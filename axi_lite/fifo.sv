==> flow/design.v <==
interface axi_lite_if #(
    parameter int ADDR_WIDTH = 32,
    parameter int DATA_WIDTH = 32
) (input logic clk, input logic rst_n);
    logic [ADDR_WIDTH-1:0] aw_addr;
    logic aw_valid;
    logic aw_ready;
    logic [DATA_WIDTH-1:0]   w_data;
    logic [DATA_WIDTH/8-1:0] w_strb;  
    logic w_valid;
    logic w_ready;
    logic [1:0] b_resp;  
    logic b_valid;
    logic b_ready;
    logic [ADDR_WIDTH-1:0] ar_addr;
    logic ar_valid;
    logic ar_ready;
    logic [DATA_WIDTH-1:0] r_data;
    logic [1:0] r_resp;
    logic r_valid;
    logic r_ready;
    modport master (
        input  clk, rst_n,
        output aw_addr, aw_valid, w_data, w_strb, w_valid, b_ready,
        output ar_addr, ar_valid, r_ready,
        input  aw_ready, w_ready, b_resp, b_valid,
        input  ar_ready, r_data, r_resp, r_valid
    );
    modport slave (
        input  clk, rst_n,
        input  aw_addr, aw_valid, w_data, w_strb, w_valid, b_ready,
        input  ar_addr, ar_valid, r_ready,
        output aw_ready, w_ready, b_resp, b_valid,
        output ar_ready, r_data, r_resp, r_valid
    );
endinterface
module FIFO #(
    parameter DATA_WIDTH  = 32, parameter DEPTH = 8 )
    (
    input  wire clk, rst,
    input  wire wr_req, rd_req,
    input  wire [DATA_WIDTH-1:0] data_in,
    output logic wr_valid, rd_valid,
    output logic full, empty,
    output logic [DATA_WIDTH-1:0] data_out
);
    logic [DATA_WIDTH-1:0] mem [DEPTH-1:0];
    logic [$clog2(DEPTH):0] rd_ptr, wr_ptr;
    localparam ADDR_BITS = $clog2(DEPTH);
    logic handshake_in = wr_req & wr_valid;
    logic handshake_out = rd_req & rd_valid;
    always_comb begin
        empty = (rd_ptr == wr_ptr);
        full = (rd_ptr[ADDR_BITS-1:0] == wr_ptr[ADDR_BITS-1:0] && wr_ptr[ADDR_BITS] != rd_ptr[ADDR_BITS]);
        wr_valid = wr_req && ~full;
        rd_valid = rd_req && ~empty;
    end
    always_ff @( posedge clk, posedge rst ) begin 
        if(rst) begin
            wr_ptr <= 0;
            rd_ptr <= 0;
        end
        else begin
            if(handshake_in) begin
                mem[wr_ptr[ADDR_BITS-1:0]] <= data_in;
                wr_ptr <= wr_ptr + 1;
            end
            if(handshake_out) begin
                data_out <= mem[rd_ptr[ADDR_BITS-1:0]];
                rd_ptr <= rd_ptr + 1;
            end
        end
    end
endmodule
# == Tool chain data of FIFO ==
# What the tools print for FIFO, step after step.
# Line numbers count from 1 in the design file above.
# Operators carry their Yosys type and port widths (W data, S select, Z words).
# A cell with - has no value.
# inputs
design,FIFO
clock,clk
library,sky130hd
corner,tt_025C_1v80

# == Elaborated design ==
# Source: Yosys, flattened and elaborated. Widths are those after wreduce. Registers that Yosys merges into a memory's read port (data or address) are not register bits. Print and check cells do not count. Equal cells are merged and count once.
# word_totals
mem_bits_rw,0
mem_count,0
input_bits,36
regBits,296
output_inout_bits,36
latch_bits,0
clocked_rd_ports_x_width,0
mem_bits_ro,0
# classes
div_mod_pow,0
reduce_logical,14
shift,0
bitwise,5
compare,0
add_sub_neg,2
mul,0
equal,17
muxes,1
# op_table
operator,n
$pmux W32 S8,1
$eq A3 B3 Y1 const B,8
$reduce_and A3 Y1,8
$eq A3 B2 Y1 const B,4
$add A4 B1 Y4 const B,2
$eq A3 B1 Y1 const B,2
$logic_not A3 Y1,2
$eq A4 B4 Y1,1
$logic_and A1 B1 Y1,3
$not A1 Y1,3
$eq A3 B3 Y1,1
$and A1 B1 Y1,2
$reduce_and A2 Y1,1
$ne A1 B1 Y1,1

# == Longest topological paths ==
# Longest topological path by Yosys (ltp), each cell counted once; first at word level (registers and memories cut), then after technology mapping (sequential cells cut; the memories' decode and read muxes count).
# logic_depth
word_depth,6
abc_area,0
mapped_depth,9

# == After synthesis ==
# The flow's flattened synthesis, as Yosys stat reports it; memories are mapped. The netlist is that of the ABC_AREA named above (0 if unset); the other value can give another one.
# Totals and module areas in this step are rounded.
# mapped
n_buf,34
area_um2,10900
cell_count,599
ff_cells,296
# types
cell_type,n,type_area_um2
sky130_fd_sc_hd__edfxtp_1,288,8.65E+03
sky130_fd_sc_hd__a222oi_1,31,310.298
sky130_fd_sc_hd__a22oi_1,37,277.766
sky130_fd_sc_hd__a22o_1,25,218.96
sky130_fd_sc_hd__dfrtp_1,8,200.192
sky130_fd_sc_hd__ha_1,12,150.144
sky130_fd_sc_hd__a21oi_1,21,105.101
sky130_fd_sc_hd__nor2_1,28,105.101
sky130_fd_sc_hd__nand2_1,27,101.347
sky130_fd_sc_hd__clkbuf_1,25,93.84
sky130_fd_sc_hd__a221oi_1,10,87.584
sky130_fd_sc_hd__o21a_1,9,67.565
sky130_fd_sc_hd__o211ai_1,8,60.058
sky130_fd_sc_hd__a32o_1,5,50.048
sky130_fd_sc_hd__mux2_2,4,45.043
sky130_fd_sc_hd__inv_1,11,41.29
sky130_fd_sc_hd__xor2_1,4,35.034
sky130_fd_sc_hd__o41ai_4,1,27.526
# Other cell types: 24; their cells: 45.

# == Worst setup path after synthesis ==
# OpenSTA on the mapped netlist: ideal clock, no wires. The path of least setup slack (recovery checks aside). Input and output delay are each 20% of the period. Register names are those of the netlist, which keeps one name where synthesis merged equal registers.
# synth_timing
kind,input -> register
from,input wr_req
to,register mem[2][0]
t_first_pin_ns,1.166
setup_time_ns,0.514
in_delay_ns,1.166
setup_slack_ns,0.634
stages,2
required_time_ns,5.316
clock_period_ns,5.83
path_delay_ns,4.030
arrival_ns,4.682
n_path_buf,0
period_less_setup_slack_ns,5.196
# "path_delay_ns" = arrival - input delay + setup time.
# "stages" counts driving pins, that of a launching flip-flop among them; a cell with two outputs on the path counts twice.
# "period_less_setup_slack_ns" = period - worst setup slack (recovery checks aside). The figure is calculated, with input and output delays left at 20% of the set period.
# The rows between start and end are the longest chain of elaborated cells between them; the timing report does not say that the signal goes this way. Where chains are equally long, one stands for them.
# Each line given opens the expression or statement behind the cell; cells for indexed reads and writes are added by Yosys, which also makes memories of some case tables.
# Lines with a computed index may be missing from the assigning lines.
# synth_via
path_cell_list,sky130_fd_sc_hd__o41ai_4 -> sky130_fd_sc_hd__nor4b_1
elab_chain_cells,3
cells_between,3
lines_between,2
classes_between,logic: 1; reduce/logical: 2
# synth_rtl
item,line,text
"start, declared",41,"input  wire wr_req, rd_req,"
$logic_and A1 B1 Y1,55,wr_valid = wr_req && ~full;
$and A1 B1 Y1,50,logic handshake_in = wr_req & wr_valid;
$reduce_and A3 Y1,-,
"end, declared",47,logic [DATA_WIDTH-1:0] mem [DEPTH-1:0];

# == Worst path after layout ==
# Path of least setup slack in the final report of run 1 (OpenROAD, finished layout, wires in). Where an end is a register, its clock arrival counts in the times.
# layout_timing
kind,register -> output
from,register wr_ptr[2]
to,output rd_valid
n_path_buf,1
stages,6
arrival_ns,2.68
t_first_pin_ns,0.55
clock_period_ns,3.84
output_delay_ns,0.77
setup_slack_ns,0.39
required_time_ns,3.07
# The rows between start and end are the longest chain of elaborated cells between them; the timing report does not say that the signal goes this way. Where chains are equally long, one stands for them.
# layout_via
path_cell_list,sky130_fd_sc_hd__dfrtp_1 -> sky130_fd_sc_hd__xor2_1 -> sky130_fd_sc_hd__or3_1 -> sky130_fd_sc_hd__o21ai_4 -> sky130_fd_sc_hd__inv_1 -> sky130_fd_sc_hd__clkdlybuf4s50_1
elab_chain_cells,3
cells_between,3
lines_between,2
classes_between,eq/ne: 1; logic: 1; reduce/logical: 1
# layout_rtl
item,line,text
"start, declared",48,"logic [$clog2(DEPTH):0] rd_ptr, wr_ptr;"
"start, assigned",60,wr_ptr <= 0;
"start, assigned",66,wr_ptr <= wr_ptr + 1;
$eq A4 B4 Y1,53,empty = (rd_ptr == wr_ptr);
$not A1 Y1,56,rd_valid = rd_req && ~empty;
$logic_and A1 B1 Y1,56,
"end, declared",43,"output logic wr_valid, rd_valid,"

# FIFO through Yosys and OpenROAD on sky130hd: 2 stored runs, unordered, with their settings and measured results. The constraints put input and output delay at 20% of the set period each and load the outputs with 0.01 pF.
# "period_less_ws_ns" = clock period - worst setup slack. The figure is calculated, with input and output delays left at 20% of the set period.
# "timing.worst_path_ns" means the part of the period allowed to the worst setup path (the constraints hold back 20% at inputs and 20% at outputs) less its slack; where the path has registers, the arrival times of their clocks count too.
# "design_power_uw" is the tool's figure for a default switching activity; nothing was simulated.
# Results are given in rounded form.
# Among the settings, n/a means not set for that run.
name,run 1,run 2
period_ns,3.84,8.76
CORE_UTILIZATION,17,59
PLACE_DENSITY_LB_ADDON,0.22,0.07
CORE_ASPECT_RATIO,1.11,0.56
CELL_PAD_IN_SITES_GLOBAL_PLACEMENT,1,0
TNS_END_PERCENT,30,n/a
ABC_AREA,0,n/a
GPL_ROUTABILITY_DRIVEN,1,0
CTS_CLUSTER_DIAMETER,292,n/a
SLEW_MARGIN,0,20
MIN_ROUTING_LAYER,met1,met1
MAX_ROUTING_LAYER,met5,met5
CAP_MARGIN,20,20
CORE_MARGIN,2,2
SETUP_SLACK_MARGIN,n/a,2.34
CELL_PAD_IN_SITES_DETAIL_PLACEMENT,n/a,1
GPL_TIMING_DRIVEN,n/a,1
CTS_CLUSTER_SIZE,n/a,96
dieArea_um2,66400,19700
timing.hold.ws_ns,0.538,0.546
post_route_stdcell_area_um2,13800,12800
fin_ws_ns,0.394,3.89
design_power_uw,9900,4230
period_less_ws_ns,3.446,4.868
tns_ns,0.000,0.000
util_pct,21.7,70.1
synth_chip_area_um2,10900,10900
timing.worst_path_ns,2.68,1.36
worst_path_kind,register -> output,input -> output
